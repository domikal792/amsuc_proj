==> flow/design.v <==
`timescale 1ns / 1ps
module CNTDOWN_TIMER #(
  parameter MAX_VAL = 100*60,
  parameter BITS_NUM = $clog2(MAX_VAL)
) (
  input CLK,
  input CLR,
  input CE,
  input RUN_CE,
  input BTN_RUN,
  input BTN_MIN_INC,
  input BTN_MIN_DEC,
  input BTN_SEC_INC,
  input BTN_SEC_DEC,
  output reg [BITS_NUM-1:0] Q,
  output reg IS_RUNNING
);
  always @(posedge CLK or posedge CLR) begin
    if (CLR) begin
      Q <= {BITS_NUM{1'b0}};  
      IS_RUNNING <= 1'b0;
    end
    else begin
      if (RUN_CE) begin
        if (IS_RUNNING) begin
          if (|Q)
            Q <= Q - 1;
          else
            IS_RUNNING <= 1'b0;
        end
      end
      if (CE) begin
        if (IS_RUNNING) begin
          if (BTN_RUN)
            IS_RUNNING <= 1'b0;
        end
        else begin
          if (BTN_RUN)
            IS_RUNNING <= 1'b1;
          if (BTN_MIN_INC)
            Q <= (Q + 6'd60) % MAX_VAL;
          if (BTN_MIN_DEC) begin
              if (Q >= 6'd60)
                Q <= (Q - 6'd60);
              else
                Q <= (MAX_VAL - 6'd60 + Q);
          end
          if (BTN_SEC_INC)
            Q <= (Q + 1'd1) % MAX_VAL;
          if (BTN_SEC_DEC) begin
              if (|Q)
                Q <= (Q - 1'd1);
              else
                Q <= MAX_VAL - 1'd1;
          end
        end
      end
    end
  end
endmodule
Reports on CNTDOWN_TIMER
The steps from the RTL of CNTDOWN_TIMER to its reports follow in flow order.
Line numbers count from 1 in the design file above.
Not given: n/a

inputs
  design top = CNTDOWN_TIMER
  clock = CLK
  cell library = sky130hd
  timing corner = tt_025C_1v80

After elaboration
Counts by Yosys on the flattened word-level netlist (proc, flatten, opt, wreduce; memories kept). Register bits leave out memories and registers merged into their read ports (data or address); mux counts leave out enables and synchronous resets folded into registers. Print and check cells are left out.

word-level totals
  bits in writable memories = 0
  register bits after elaboration = 14
  input bits = 9
  output and inout bits = 14
  latch bits = 0
  memories = 0
  word-level cells = 30
  word width x clocked read ports = 0
  ROM bits = 0

cells by class
  shift-type cells = 0
  add/sub/neg operators = 6
  multiply operators = 0
  mux-type cells = 18
  reductions and logical operators = 1
  order comparisons = 1
  div/mod/pow operators = 2
  bitwise operators = 0
  eq/ne operators = 0

operators with widths
  kind                                                                           number
  32-bit by 13-bit modulo with 32-bit output with constant B                     2
  13-bit two-way mux                                                             11
  13-bit by 1-bit subtractor with 13-bit output with constant B                  2
  13-bit by 1-bit adder with 14-bit output with constant B                       1
  13-bit by 6-bit adder with 14-bit output with constant B                       1
  13-bit adder with constant A                                                   1
  13-bit by 6-bit subtractor with 13-bit output with constant B                  1
  13-bit by 6-bit greater-or-equal comparator with 1-bit output with constant B  1
  13-bit OR reduction                                                            1
  1-bit two-way mux                                                              7

Logic depth
Longest topological path by Yosys (ltp), each cell counted once; first at word level (registers and memories cut), then after technology mapping (sequential cells cut; the memories' decode and read muxes count).

logic depth
  word-level depth = 10
  ABC_AREA = 0
  depth in mapped cells = 16
  gate-level depth less buffers = 15

Netlist
Yosys stat after the flow's synthesis: flattened, memories mapped to cells. It holds for the ABC_AREA given above (unset counts as 0); a run with the other value may have another netlist.

cells by type
  type                       number  total area (um^2)
  sky130_fd_sc_hd__dfrtp_1   14      350.336
  sky130_fd_sc_hd__a21oi_1   31      155.149
  sky130_fd_sc_hd__o21ai_0   29      145.139
  sky130_fd_sc_hd__nand2_1   36      135.13
  sky130_fd_sc_hd__nor2_1    32      120.115
  sky130_fd_sc_hd__xnor2_1   13      113.859
  sky130_fd_sc_hd__ha_1      7       87.584
  sky130_fd_sc_hd__nor3_1    14      70.067
  sky130_fd_sc_hd__nand3_1   13      65.062
  sky130_fd_sc_hd__nand2b_1  9       56.304
  sky130_fd_sc_hd__clkbuf_1  14      52.55
  sky130_fd_sc_hd__inv_1     13      48.797
  sky130_fd_sc_hd__o31ai_1   6       45.043
  sky130_fd_sc_hd__or4_1     6       45.043
  sky130_fd_sc_hd__and3_1    7       43.792
  sky130_fd_sc_hd__nand4_1   7       43.792
  sky130_fd_sc_hd__o221ai_1  5       43.792
  sky130_fd_sc_hd__or3_1     7       43.792

Not listed: further types 57, cells in them 113.

mapped netlist
  buffer cells = 25
  cell count = 376
  flip-flop cells = 14
  sequential area = 350.3 um^2
  synthesis area = 2666.3 um^2

Path before layout
OpenSTA on the mapped netlist: ideal clock, no wires. The path of least setup slack (recovery checks aside). Input and output delay are each 20% of the period. Register names are those of the netlist, which keeps one name where synthesis merged equal registers.

path after synthesis
  kind = in2reg
  from = in BTN_SEC_INC
  to = reg Q[6]
  driving pins on the path = 13
  launch time at the first pin = 0.862 ns
  path slack = 0.538 ns
  data required time = 4.244 ns
  buffers on the path = 1
  input delay = 0.862 ns
  period = 4.31 ns
  setup time = 0.066 ns
  delay of the path = 2.910 ns
  arrival time = 3.706 ns
  synthesis period reached = 3.772 ns

"delay of the path" is the arrival time less input delay plus setup time.
"driving pins on the path": output pins that drive a net of the path, with the launching flip-flop's if there is one; two outputs of one cell count as two.
"synthesis period reached" = period - worst setup slack (recovery checks aside). The figure is calculated, with input and output delays left at 20% of the set period.
Between the ends stands the longest chain of elaborated cells between them, by number of cells; it is not shown to be the way that was timed. Of several equally long chains one is given.
Each line given opens the expression or statement behind the cell; cells for indexed reads and writes are added by Yosys, which also makes memories of some case tables.
At most two assigning lines are given for a register; there are more.

on the way, after synthesis
  cells stage by stage = sky130_fd_sc_hd__buf_2 -> sky130_fd_sc_hd__a21boi_1 -> sky130_fd_sc_hd__a2111oi_2 -> sky130_fd_sc_hd__xnor2_1 -> sky130_fd_sc_hd__o21ai_0 -> sky130_fd_sc_hd__a31o_2 -> sky130_fd_sc_hd__ha_1 -> sky130_fd_sc_hd__nand2b_1 -> sky130_fd_sc_hd__o311ai_1 -> sky130_fd_sc_hd__o211ai_1 -> sky130_fd_sc_hd__or3_1 -> sky130_fd_sc_hd__a21oi_1 -> sky130_fd_sc_hd__o31a_1
  cells in the longest elaborated chain = 4
  elaborated cells between the ends (all ways) = 4
  source lines of those cells = 4
  those cells by class = mux: 4

RTL lines, path after synthesis
  element             line  source
  from (decl)         13    input BTN_SEC_INC,
  13-bit two-way mux  48    if (BTN_SEC_INC)
  13-bit two-way mux  50    if (BTN_SEC_DEC) begin
  13-bit two-way mux  33    if (IS_RUNNING) begin
  13-bit two-way mux  32    if (CE) begin
  to (assign)         27    Q <= Q - 1;
  to (assign)         41    Q <= (Q + 6'd60) % MAX_VAL;
  to (decl)           15    output reg [BITS_NUM-1:0] Q,

Worst path after layout
Path of least setup slack in the final report of flow run 1 (OpenROAD, finished layout, wires in). Where an end is a register, its clock arrival counts in the times.

path after layout
  kind = reg2reg
  from = reg Q[3]
  to = reg Q[5]
  period = 2.19 ns
  launch time at the first pin = 0.25 ns
  buffers on the path = 4
  setup time = 0.09 ns
  path slack = -1.15 ns
  data required time = 2.35 ns
  driving pins on the path = 17
  arrival time = 3.50 ns

At most two assigning lines are given for a register; there are more.

on the way, after layout
  cells stage by stage = sky130_fd_sc_hd__dfrtp_2 -> sky130_fd_sc_hd__buf_6 -> sky130_fd_sc_hd__nor4_4 -> sky130_fd_sc_hd__buf_4 -> sky130_fd_sc_hd__buf_4 -> sky130_fd_sc_hd__a211oi_2 -> sky130_fd_sc_hd__nand2_1 -> sky130_fd_sc_hd__xnor2_2 -> sky130_fd_sc_hd__a31o_2 -> sky130_fd_sc_hd__ha_4 -> sky130_fd_sc_hd__nand2b_4 -> sky130_fd_sc_hd__o311ai_1 -> sky130_fd_sc_hd__o211ai_1 -> sky130_fd_sc_hd__buf_4 -> sky130_fd_sc_hd__a21oi_2 -> sky130_fd_sc_hd__or4_1 -> sky130_fd_sc_hd__a31oi_1
  elaborated cells between the ends (all ways) = 21
  those cells by class = add/sub: 6; div: 2; compare: 1; mux: 11; reduce/logical: 1

RTL lines, path after layout
  element        line  source
  from (decl)    15    output reg [BITS_NUM-1:0] Q,
  from (assign)  27    Q <= Q - 1;
  from (assign)  41    Q <= (Q + 6'd60) % MAX_VAL;
  to (assign)    27
  to (assign)    41
  to (decl)      15

No chain of elaborated cells between the ends is given.

==> results <==
Below are 2 stored runs of the flow (Yosys, OpenROAD; platform sky130hd) on CNTDOWN_TIMER, each with its settings and what was measured, unordered. Constraints: input delay and output delay 20% of the set period each, output load 0.01 pF.
By "period reached" is meant the clock period of the run minus its worst setup slack. This is arithmetic on one report: input and output delays are still those of the set period (20% each).
"allowed time less slack (worst setup path)": the worst setup path's part of the clock period (all of it between registers, 20% less for each end at a port) less its slack. A launch clock that arrives late makes it longer, a capture clock that arrives late makes it shorter.
"overall power": no workload was simulated; the value follows from the tool's default switching activity.
Settings: - = not set for that run.
A result given as - is not shown for that run.

setting or result                                flow run 1  flow run 2
period_ns                                        2.19        2.62
CAP_MARGIN                                       20          20
CORE_MARGIN                                      2           2
CORE_UTILIZATION                                 40          70
SLEW_MARGIN                                      20          40
CORE_ASPECT_RATIO                                -           1.67
CELL_PAD_IN_SITES_GLOBAL_PLACEMENT               -           0
ABC_AREA                                         -           1
GPL_ROUTABILITY_DRIVEN                           -           0
CTS_CLUSTER_DIAMETER                             -           352
MIN_ROUTING_LAYER                                -           met1
mapped cell area after synthesis (um^2)          2666.3      -
overall die area (um^2)                          7335.1      -
standard-cell area after layout (um^2)           4660.7      -
utilization after routing                        0.73        -
worst setup slack after layout (ns)              -1.150      -
setup TNS (ns)                                   -11.035     -
overall power (W)                                0.005525    -
period reached (ns)                              3.340       -
allowed time less slack (worst setup path) (ns)  3.34        -
class of the worst setup path                    reg2reg     -

Flow run 2: not finished: clock tree synthesis ended with error DPL-0038
